==> flow/design.v <==
`default_nettype none
module casr (
    input  wire        clk,
    input  wire        rst_n,
    input  wire [10:0] i_seed,
    input  wire        i_load,
    input  wire        i_ser_in_valid,
    input  wire        i_ser_in,
    output wire        o_ser_out_valid,
    output wire        o_ser_out,
    output wire        o_r0,
    output wire        o_r1,
    output wire        o_r2);
    integer idx;
    reg [10:0] state;
    wire [10:0] nxt_state;
    always @(posedge clk or negedge rst_n)
        if (!rst_n)
            state <= 0;
        else
            if (i_load)
                state <= i_seed;
            else if (i_ser_in_valid)
                state <= {i_ser_in, state[10:1]};
            else
                for (idx = 0; idx < 11; idx = idx+1)
                    state[idx] <= (~(|state)) ? 1 : nxt_state[idx];
    genvar  i;
    generate
        for (i = 1; i <= 11; i = i+1) begin : casr_blk
            wire left  = (i > 1)  ? state[11-i+1] : 0;
            wire right = (i < 11) ? state[11-i-1] : 0;
            assign nxt_state[11-i] = (i == 1) ? left ^ right ^ state[11-1] : left ^ right;
        end
    endgenerate
    assign o_ser_out_valid = i_ser_in_valid;
    assign o_ser_out = state[0];
    assign o_r0 = state[9];
    assign o_r1 = state[3];
    assign o_r2 = state[1];
endmodule
### From RTL to reports: casr

The steps from the RTL of casr to its reports follow in flow order.
Lines are those of the file above, counted from 1.
Operators carry their Yosys type and port widths (W data, S select, Z words).
Cell names lack the library's common part.
The mark -- stands for no value.

| design | value |
|---|---|
| top | casr |
| clock | clk |
| cell library | sky130hd |
| corner | tt_025C_1v80 |

### Elaborated design

Yosys after proc, flatten, opt, wreduce and memory -nomap, before mapping. Enables and synchronous resets that opt folds into registers are not counted as muxes. Memory bits, and registers merged into a memory's read port (data or address), are not among the register bits. Print and check cells are not counted. Equal cells are merged and count once.

| operators by class | value |
|---|---|
| muxes and demuxes | 33 |
| bitwise logic cells | 10 |
| reduce/logical cells | 1 |

Operators with widths:

| kind | count |
|---|---|
| $mux W1 | 33 |
| $reduce_or A11 Y1 | 1 |
| $xor A1 B1 Y1 | 10 |

| bit counts | value |
|---|---|
| register bits after elaboration | 11 |
| input port bits | 16 |
| output and inout port bits | 5 |
| word-level cells | 45 |

### Longest topological paths

Longest topological path by Yosys (ltp), each cell counted once; first at word level (registers and memories cut), then after technology mapping (sequential cells cut; the memories' decode and read muxes count).

| depth | value |
|---|---|
| depth in word-level cells | 4 |
| ABC_AREA | 0 |
| mapped depth | 4 |
| mapped depth without buffers | 3 |

### Netlist

The flow's flattened synthesis, as Yosys stat reports it; memories are mapped. The netlist is that of the ABC_AREA named above (0 if unset); the other value can give another one.

| synthesis totals | value |
|---|---|
| cells in the netlist | 63 |
| mapped area | 678.2 um^2 |
| sequential area | 275.3 um^2 |
| flip-flop cells | 11 |
| buffers | 5 |

Cell types:

| cell type | count | total area (um^2) |
|---|---|---|
| dfrtp_1 | 11 | 275.264 |
| nand2b_1 | 17 | 106.352 |
| o31a_1 | 9 | 78.826 |
| xnor2_1 | 9 | 78.826 |
| nor4_2 | 3 | 37.536 |
| or2b_1 | 2 | 15.014 |
| buf_6 | 1 | 11.261 |
| mux2i_1 | 1 | 10.01 |
| o31a_2 | 1 | 10.01 |
| nand4b_1 | 1 | 8.758 |
| xor2_1 | 1 | 8.758 |
| buf_4 | 1 | 7.507 |
| clkbuf_1 | 2 | 7.507 |
| o211ai_1 | 1 | 7.507 |
| and3_1 | 1 | 6.256 |
| buf_2 | 1 | 5.005 |
| nand2_1 | 1 | 3.754 |

### Path before layout

Path of least setup slack by OpenSTA after synthesis, without wires, with an ideal clock, recovery checks aside; 20% of the period is set as input and as output delay. Where synthesis merged equal registers, the netlist keeps one of their names.

| timing after synthesis | value |
|---|---|
| path kind | reg-to-reg |
| from | register state[9] |
| to | register state[0] |
| clock period | 1.82 ns |
| library setup time | 0.126 ns |
| launch time at the first pin | 0.000 ns |
| data arrival time | 1.095 ns |
| data required time | 1.694 ns |
| slack | 0.599 ns |
| delay of the path | 1.221 ns |
| stages on the path | 5 |
| path buffers | 1 |
| synthesis period reached | 1.221 ns |

"delay of the path" is the arrival time less input delay plus setup time.
"stages on the path" counts driving pins, that of a launching flip-flop among them; a cell with two outputs on the path counts twice.
"synthesis period reached" = period - worst setup slack (recovery checks aside). The figure is calculated, with input and output delays left at 20% of the set period.
The rows between start and end are the longest chain of elaborated cells between them; the timing report does not say that the signal goes this way. Where chains are equally long, one stands for them.
A line is the first line of the expression or statement that the cell stems from. Yosys adds cells for indexed reads and writes and turns some case tables into memories.
A register here has more assigning lines than the two given.

| between the ends, after synthesis | value |
|---|---|
| cells stage by stage | dfrtp_1 -> nor4_2 -> and3_1 -> buf_6 -> o31a_2 |
| cells in the longest elaborated chain | 4 |
| elaborated cells between the ends (all ways) | 4 |
| source lines of those cells | 3 |
| those cells by class | mux: 3; reduce/logical: 1 |

RTL lines, path after synthesis:

| what | RTL line | text |
|---|---|---|
| start, declared | 15 | `reg [10:0] state;` |
| start, assigned | 22 | `state <= i_seed;` |
| start, assigned | 24 | `state <= {i_ser_in, state[10:1]};` |
| $reduce_or A11 Y1 | 27 | `state[idx] <= (~(\|state)) ? 1 : nxt_state[idx];` |
| $mux W1 | 27 |  |
| $mux W1 | 23 | `else if (i_ser_in_valid)` |
| $mux W1 | 21 | `if (i_load)` |
| end, assigned | 22 |  |
| end, assigned | 24 |  |
| end, declared | 15 |  |

### Path in the finished layout

From the final timing report of flow run 1: the path of least setup slack in the routed layout; clock arrival at registers is part of the times.

| timing after layout | value |
|---|---|
| path kind | reg-to-reg |
| from | register state[6] |
| to | register state[9] |
| clock period | 0.916 ns |
| library setup time | 0.06 ns |
| launch time at the first pin | 0.27 ns |
| data arrival time | 1.48 ns |
| data required time | 1.12 ns |
| slack | -0.36 ns |
| stages on the path | 5 |
| path buffers | 1 |

The rows between start and end are the longest chain of elaborated cells between them; the timing report does not say that the signal goes this way. Where chains are equally long, one stands for them.
A register here has more assigning lines than the two given.

| between the ends, after layout | value |
|---|---|
| cells stage by stage | dfrtp_1 -> nor4_4 -> and3_4 -> buf_4 -> o31a_1 |
| cells in the longest elaborated chain | 4 |
| elaborated cells between the ends (all ways) | 4 |
| source lines of those cells | 3 |
| those cells by class | mux: 3; reduce/logical: 1 |

RTL lines, path after layout:

| what | RTL line | text |
|---|---|---|
| start, declared | 15 | `reg [10:0] state;` |
| start, assigned | 22 | `state <= i_seed;` |
| start, assigned | 24 | `state <= {i_ser_in, state[10:1]};` |
| $reduce_or A11 Y1 | 27 | `state[idx] <= (~(\|state)) ? 1 : nxt_state[idx];` |
| $mux W1 | 27 |  |
| $mux W1 | 23 | `else if (i_ser_in_valid)` |
| $mux W1 | 21 | `if (i_load)` |
| end, assigned | 22 |  |
| end, assigned | 24 |  |
| end, declared | 15 |  |

Stored flow runs of casr (2 of them; Yosys, OpenROAD, sky130hd). They differ in their settings and are not a sequence. Constraints: input delay and output delay 20% of the set period each, output load 0.01 pF.
By "clock period achieved" is meant the clock period of the run minus its worst setup slack. This is arithmetic on one report: input and output delays are still those of the set period (20% each).
By "allowed time less slack (worst setup path)" is meant the share of the clock period that the worst setup path is allowed (20% is reserved at inputs, 20% at outputs), minus its slack. Clock arrival times at its registers enter into it.
"power consumption" is the tool's figure for a default switching activity; nothing was simulated.

## Flow run 1

==> flow/run.sh <==
#!/bin/bash
# the make line also repeats the synthesis and layout settings of config.mk as NAME=value (left out here)
make -C /OpenROAD-flow-scripts/flow DESIGN_CONFIG=/design/flow/config.mk WORK_HOME=/design/flow/orfs CLKGATE_MAP_FILE= finish
==> flow/config.mk <==
export PLATFORM = sky130hd
export DESIGN_NAME = casr
export DESIGN_NICKNAME = casr
export VERILOG_FILES = /design/flow/design.v
export SDC_FILE = /design/flow/constraint.sdc
export NUM_CORES = 4
export LEC_CHECK = 0
export CAP_MARGIN = 20
export CORE_MARGIN = 2
export CORE_UTILIZATION = 40
export SLEW_MARGIN = 20
==> flow/constraint.sdc <==
create_clock -name core_clock -period 0.916 [get_ports {clk}]
set_input_delay 0.1832 -clock core_clock [delete_from_list [all_inputs] [get_ports {clk}]]
set_output_delay 0.1832 -clock core_clock [all_outputs]
set_load 0.01 [all_outputs]

| result of flow run 1 | value |
|---|---|
| power consumption | 1.547 mW |
| total die area | 2040.8 um^2 |
| allowed time less slack (worst setup path) | 1.28 ns |
| worst setup path type | reg-to-reg |
| total negative slack | -4.274 ns |
| chip area in the Yosys report | 678.2 um^2 |
| std-cell area (final layout) | 1106.1 um^2 |
| post-layout utilization | 71.8 % |
| clock period achieved | 1.275 ns |
| worst setup slack after layout | -0.359 ns |

## Flow run 2

==> flow/run.sh <==
#!/bin/bash
# the make line also repeats the synthesis and layout settings of config.mk as NAME=value (left out here)
make -C /OpenROAD-flow-scripts/flow DESIGN_CONFIG=/design/flow/config.mk WORK_HOME=/design/flow/orfs CLKGATE_MAP_FILE= finish
==> flow/config.mk <==
export PLATFORM = sky130hd
export DESIGN_NAME = casr
export DESIGN_NICKNAME = casr
export VERILOG_FILES = /design/flow/design.v
export SDC_FILE = /design/flow/constraint.sdc
export NUM_CORES = 4
export LEC_CHECK = 0
export CAP_MARGIN = 20
export CORE_MARGIN = 2
export CORE_UTILIZATION = 39
export CTS_CLUSTER_DIAMETER = 22
export MAX_ROUTING_LAYER = met4
export MIN_ROUTING_LAYER = met2
export SLEW_MARGIN = 20
export TNS_END_PERCENT = 65
==> flow/constraint.sdc <==
create_clock -name core_clock -period 0.806 [get_ports {clk}]
set_input_delay 0.1612 -clock core_clock [delete_from_list [all_inputs] [get_ports {clk}]]
set_output_delay 0.1612 -clock core_clock [all_outputs]
set_load 0.01 [all_outputs]

| result of flow run 2 | value |
|---|---|
| std-cell area (final layout) | 1088.5 um^2 |
| post-layout utilization | 64.4 % |
| worst setup slack after layout | -0.489 ns |
| power consumption | 1.767 mW |
| chip area in the Yosys report | 678.2 um^2 |
| allowed time less slack (worst setup path) | 1.29 ns |
| worst setup path type | reg-to-reg |
| clock period achieved | 1.295 ns |
| total die area | 2088.5 um^2 |
| total negative slack | -6.019 ns |
