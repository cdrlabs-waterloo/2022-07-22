==> flow/design.v <==
`default_nettype none
module msk_nlfsr (
    input  wire        clk,
    input  wire        rst_n,
    input  wire [55:0] i_wdata1,
    input  wire [55:0] i_wdata2,
    input  wire        i_load,
    input  wire        i_halt,
    input  wire        i_ser_in_valid,
    input  wire        i_ser_in,
    input  wire        i_r1,
    input  wire        i_r2,
    input  wire        i_rxor,
    output wire [55:0] o_rdata1,
    output wire [55:0] o_rdata2,
    output wire [55:0] o_rdata_xor);
    reg [28:0]  sh1_s29;
    reg [26:0]  sh1_s27;
    reg [28:0]  sh2_s29;
    reg [26:0]  sh2_s27;
    wire sh1_p27 = sh1_s27[0];
    wire sh1_p29 = sh1_s29[0];
    wire sh2_p27 = sh2_s27[0];
    wire sh2_p29 = sh2_s29[0];
    wire sh1_fb29 = (
        (
            (sh1_s29[28] & sh1_s29[20]) ^
            (sh1_s29[28] | (~sh2_s29[20]))
        ) ^
        sh1_s29[27] ^
        sh1_s29[23] ^
        sh1_s29[22] ^
        sh1_s29[19] ^
        sh1_s29[16] ^
        sh1_s29[12] ^
        sh1_s29[11] ^
        sh1_s29[6] ^
        sh1_s29[5] ^
        sh1_s29[3] ^
        sh1_s29[0]
    ) ^ sh1_p27 ^ i_r1;
    wire sh1_fb27 = (
        (
            (sh1_s27[10] & sh1_s27[6]) ^
            (sh1_s27[10] | (~sh2_s27[6]))
        ) ^
        sh1_s27[21] ^
        sh1_s27[19] ^
        sh1_s27[17] ^
        sh1_s27[14] ^
        sh1_s27[11] ^
        sh1_s27[10] ^
        sh1_s27[8] ^
        sh1_s27[4] ^
        sh1_s27[2] ^
        sh1_s27[1] ^
        sh1_s27[0]
    ) ^ sh1_p29 ^ i_r2;
    wire sh2_fb29 = (
        (
            (sh2_s29[28] | (~sh2_s29[20])) ^
            (sh2_s29[28] & sh1_s29[20])
        ) ^
        sh2_s29[27] ^
        sh2_s29[23] ^
        sh2_s29[22] ^
        sh2_s29[19] ^
        sh2_s29[16] ^
        sh2_s29[12] ^
        sh2_s29[11] ^
        sh2_s29[6] ^
        sh2_s29[5] ^
        sh2_s29[3] ^
        sh2_s29[0]
    ) ^ sh2_p27 ^ i_r1;
    wire sh2_fb27 = (
        (
            (sh2_s27[10] | (~sh2_s27[6])) ^
            (sh2_s27[10] & sh1_s27[6])
        ) ^
        sh2_s27[21] ^
        sh2_s27[19] ^
        sh2_s27[17] ^
        sh2_s27[14] ^
        sh2_s27[11] ^
        sh2_s27[10] ^
        sh2_s27[8] ^
        sh2_s27[4] ^
        sh2_s27[2] ^
        sh2_s27[1] ^
        sh2_s27[0]
    ) ^ sh2_p29 ^ i_r2;
    always @(posedge clk or negedge rst_n)
        if (!rst_n) begin
            sh1_s29 <= 0;
            sh1_s27 <= 0;
            sh2_s29 <= 0;
            sh2_s27 <= 0;
        end
        else begin
            if (i_load) begin
                { sh1_s29, sh1_s27 } <= i_wdata1;
                { sh2_s29, sh2_s27 } <= i_wdata2;
            end
            else if (i_ser_in_valid) begin
                { sh1_s29, sh1_s27 } <= {i_ser_in, sh1_s29, sh1_s27[26:1]};
                { sh2_s29, sh2_s27 } <= {i_ser_in, sh2_s29, sh2_s27[26:1]};
            end
            else if (!i_halt) begin
                sh1_s29 <= {sh1_fb29, sh1_s29[28:1]};
                sh1_s27 <= {sh1_fb27, sh1_s27[26:1]};
                sh2_s29 <= {sh2_fb29, sh2_s29[28:1]};
                sh2_s27 <= {sh2_fb27, sh2_s27[26:1]};
            end
        end
    wire [55:0] sh1 = {sh1_s29, sh1_s27};
    wire [55:0] sh2 = {sh2_s29, sh2_s27};
    assign o_rdata1    = sh1;
    assign o_rdata2    = sh2;
    assign o_rdata_xor = sh1 ^ (i_rxor ? sh2 : 56'b0);
endmodule
-- Tool chain data of msk_nlfsr
What the tools print for msk_nlfsr, step after step.
Lines are those of the file above, counted from 1.
Not given: -
- top module: msk_nlfsr
- clock port: clk
- standard-cell library: sky130hd
- library corner: tt_025C_1v80

-- Word level
Yosys after proc, flatten, opt, wreduce and memory -nomap, before mapping. Memory bits, and registers merged into a memory's read port (data or address), are not among the register bits. Print and check cells are not counted. Equal cells are merged and count once.
- bits in registers at 112
- noted output and inout port bits: 168
- noted eq/ne operators: 1
- mux-type cells: 13
- noted bitwise operators: 67
- operators by type and width (cell ; number):
    29-bit two-way mux ; 6
    27-bit two-way mux ; 6
    1-bit XOR ; 56
    56-bit XOR ; 1
    56-bit two-way mux ; 1
    1-bit AND ; 4
    1-bit OR ; 4
    3-bit by 2-bit inequality test with 1-bit output with constant B ; 1
    1-bit NOT ; 2

-- Depth
Longest topological path by Yosys (ltp), each cell counted once; first at word level (registers and memories cut), then after technology mapping (sequential cells cut; the memories' decode and read muxes count).
- noted depth in word-level cells: 19
- ABC_AREA at 1
- gate-level depth with buffers: 15
- mapped depth without buffers at 15

-- Synthesis result
The flow's flattened synthesis, as Yosys stat reports it; memories are mapped. The netlist is that of the ABC_AREA named above (0 if unset); the other value can give another one.
The area totals of this step are shown rounded.
- standard cells after synthesis at 812
- mapped area: 6430 um2
- mapped flip-flops: 112
- noted buffers: 45
- cells by type (cell ; number ; total area (um2)):
    sky130_fd_sc_hd__dfrtp_1 ; 112 ; 2.8E+03
    sky130_fd_sc_hd__nand2_1 ; 265 ; 994.704
    sky130_fd_sc_hd__xor2_1 ; 59 ; 516.746
    sky130_fd_sc_hd__o221ai_1 ; 40 ; 350.336
    sky130_fd_sc_hd__inv_1 ; 93 ; 349.085
    sky130_fd_sc_hd__a22oi_1 ; 40 ; 300.288
    sky130_fd_sc_hd__o21ai_0 ; 32 ; 160.154
    sky130_fd_sc_hd__nand3_1 ; 30 ; 150.144
    sky130_fd_sc_hd__xnor2_1 ; 15 ; 131.376
    sky130_fd_sc_hd__o211ai_1 ; 16 ; 120.115
    sky130_fd_sc_hd__clkbuf_1 ; 24 ; 90.086
    sky130_fd_sc_hd__buf_2 ; 14 ; 70.067
    sky130_fd_sc_hd__nor2_1 ; 17 ; 63.811
    sky130_fd_sc_hd__a31oi_1 ; 9 ; 56.304
    sky130_fd_sc_hd__buf_4 ; 6 ; 45.043
    sky130_fd_sc_hd__o21ai_1 ; 7 ; 35.034
    sky130_fd_sc_hd__nand2_2 ; 5 ; 31.28
    sky130_fd_sc_hd__inv_2 ; 7 ; 26.275
Other cell types: 12; their cells: 21.

-- Worst setup path after synthesis
OpenSTA on the mapped netlist: ideal clock, no wires. The path of least setup slack (recovery checks aside). Input and output delay are each 20% of the period. Register names are those of the netlist, which keeps one name where synthesis merged equal registers.
- path type: in2out
- from: in i_rxor
- to: out o_rdata_xor[0]
- noted clock period: 2.34 ns
- noted input delay: 0.468 ns
- external output delay at 0.468 ns
- noted launch time at the first pin: 0.468 ns
- noted arrival: 1.343 ns
- noted required time: 1.872 ns
- path slack at 0.529 ns
- noted path delay: 0.875 ns
- stages on the path: 4
- noted path buffers: 2
- noted period reached after synthesis: 1.811 ns
"path delay" = arrival - input delay + setup time.
A path that ends at an output port has no setup time.
"stages on the path": output pins that drive a net of the path, with the launching flip-flop's if there is one; two outputs of one cell count as two.
"period reached after synthesis" = period - worst setup slack (recovery checks aside). The figure is calculated, with input and output delays left at 20% of the set period.
The rows between start and end are the longest chain of elaborated cells between them; the timing report does not say that the signal goes this way. Where chains are equally long, one stands for them.
A line is the first line of the expression or statement that the cell stems from. Yosys adds cells for indexed reads and writes and turns some case tables into memories.
- path through: sky130_fd_sc_hd__clkbuf_1 > sky130_fd_sc_hd__clkbuf_1 > sky130_fd_sc_hd__nand2_1 > sky130_fd_sc_hd__xnor2_1
- noted cells in the longest elaborated chain: 2
- elaborated cells on any way between the ends at 2
- source lines of those cells: 1
- RTL lines, path post-synthesis (item ; RTL line ; text):
    start, declared ; 13 ; input  wire        i_rxor,
    56-bit two-way mux ; 120 ; assign o_rdata_xor = sh1 ^ (i_rxor ? sh2 : 56'b0);
    56-bit XOR ; 120 ;
    end, declared ; 16 ; output wire [55:0] o_rdata_xor);

-- Path in the finished layout
From the final timing report of stored run 2: the path of least setup slack in the routed layout; clock arrival at registers is part of the times.
- path type: reg2out
- from: reg sh2_s29[20]
- to: out o_rdata_xor[47]
- noted clock period: 1.61 ns
- external output delay at 0.32 ns
- noted launch time at the first pin: 0.37 ns
- noted arrival: 1.40 ns
- noted required time: 1.29 ns
- path slack at -0.11 ns
- stages on the path: 6
- noted path buffers: 3
The rows between start and end are the longest chain of elaborated cells between them; the timing report does not say that the signal goes this way. Where chains are equally long, one stands for them.
- path through: sky130_fd_sc_hd__dfrtp_2 > sky130_fd_sc_hd__buf_6 > sky130_fd_sc_hd__buf_6 > sky130_fd_sc_hd__nand2_4 > sky130_fd_sc_hd__xor2_1 > sky130_fd_sc_hd__buf_2
- noted cells in the longest elaborated chain: 2
- elaborated cells on any way between the ends at 2
- source lines of those cells: 1
- RTL lines, path post-layout (item ; RTL line ; text):
    start, declared ; 19 ; reg [28:0]  sh2_s29;
    start, assigned ; 97 ; sh2_s29 <= 0;
    start, assigned ; 112 ; sh2_s29 <= {sh2_fb29, sh2_s29[28:1]};
    56-bit two-way mux ; 120 ; assign o_rdata_xor = sh1 ^ (i_rxor ? sh2 : 56'b0);
    56-bit XOR ; 120 ;
    end, declared ; 16 ; output wire [55:0] o_rdata_xor);

Ticket comment

Module msk_nlfsr, platform sky130hd: 2 stored runs of the flow (Yosys, OpenROAD) with differing settings, in no particular order. Input and output delays are each 20% of the period that was set; the output load is 0.01 pF.
By "reached clock period" is meant the clock period of the run minus its worst setup slack. This is arithmetic on one report: input and output delays are still those of the set period (20% each).
By "worst setup path time" is meant the share of the clock period that the worst setup path is allowed (20% is reserved at inputs, 20% at outputs), minus its slack. Clock arrival times at its registers enter into it.
"total power after layout" is the tool's figure for a default switching activity; nothing was simulated.
Values from the reports are rounded here.

Stored run 1

==> flow/run.sh <==
#!/bin/bash
# the make line also repeats the synthesis and layout settings of config.mk as NAME=value (left out here)
make -C /OpenROAD-flow-scripts/flow DESIGN_CONFIG=/design/flow/config.mk WORK_HOME=/design/flow/orfs CLKGATE_MAP_FILE= finish
==> flow/config.mk <==
export PLATFORM = sky130hd
export DESIGN_NAME = msk_nlfsr
export DESIGN_NICKNAME = msk_nlfsr
export VERILOG_FILES = /design/flow/design.v
export SDC_FILE = /design/flow/constraint.sdc
export NUM_CORES = 4
export LEC_CHECK = 0
export CAP_MARGIN = 20
export CORE_MARGIN = 2
export CORE_UTILIZATION = 71
export SLEW_MARGIN = 20
==> flow/constraint.sdc <==
create_clock -name core_clock -period 1.93 [get_ports {clk}]
set_input_delay 0.3860 -clock core_clock [delete_from_list [all_inputs] [get_ports {clk}]]
set_output_delay 0.3860 -clock core_clock [all_outputs]
set_load 0.01 [all_outputs]

Stored run 1: did not finish, placement stopped with GPL-0301.

Stored run 2

==> flow/run.sh <==
#!/bin/bash
# the make line also repeats the synthesis and layout settings of config.mk as NAME=value (left out here)
make -C /OpenROAD-flow-scripts/flow DESIGN_CONFIG=/design/flow/config.mk WORK_HOME=/design/flow/orfs CLKGATE_MAP_FILE= finish
==> flow/config.mk <==
export PLATFORM = sky130hd
export DESIGN_NAME = msk_nlfsr
export DESIGN_NICKNAME = msk_nlfsr
export VERILOG_FILES = /design/flow/design.v
export SDC_FILE = /design/flow/constraint.sdc
export NUM_CORES = 4
export LEC_CHECK = 0
export ABC_AREA = 1
export CAP_MARGIN = 20
export CELL_PAD_IN_SITES_DETAIL_PLACEMENT = 0
export CELL_PAD_IN_SITES_GLOBAL_PLACEMENT = 2
export CORE_ASPECT_RATIO = 0.59
export CORE_MARGIN = 2
export CORE_UTILIZATION = 27
export MIN_ROUTING_LAYER = met2
export SETUP_SLACK_MARGIN = 0.15
export SLEW_MARGIN = 25
export TNS_END_PERCENT = 50
==> flow/constraint.sdc <==
create_clock -name core_clock -period 1.61 [get_ports {clk}]
set_input_delay 0.3220 -clock core_clock [delete_from_list [all_inputs] [get_ports {clk}]]
set_output_delay 0.3220 -clock core_clock [all_outputs]
set_load 0.01 [all_outputs]

Measured in stored run 2:
- noted the setup slack of the worst path: -0.108 ns
- utilization at 50.8 %
- standard-cell area of the final layout at 11,900 um2
- worst setup path time: 1.40 ns
- class of the worst setup path: reg2out
- noted the post-route setup TNS: -0.472 ns
- noted the area of the die: 25,100 um2
- total power after layout: 10.8 mW
- reached clock period: 1.718 ns
- Yosys chip area after synthesis: 6,430 um2
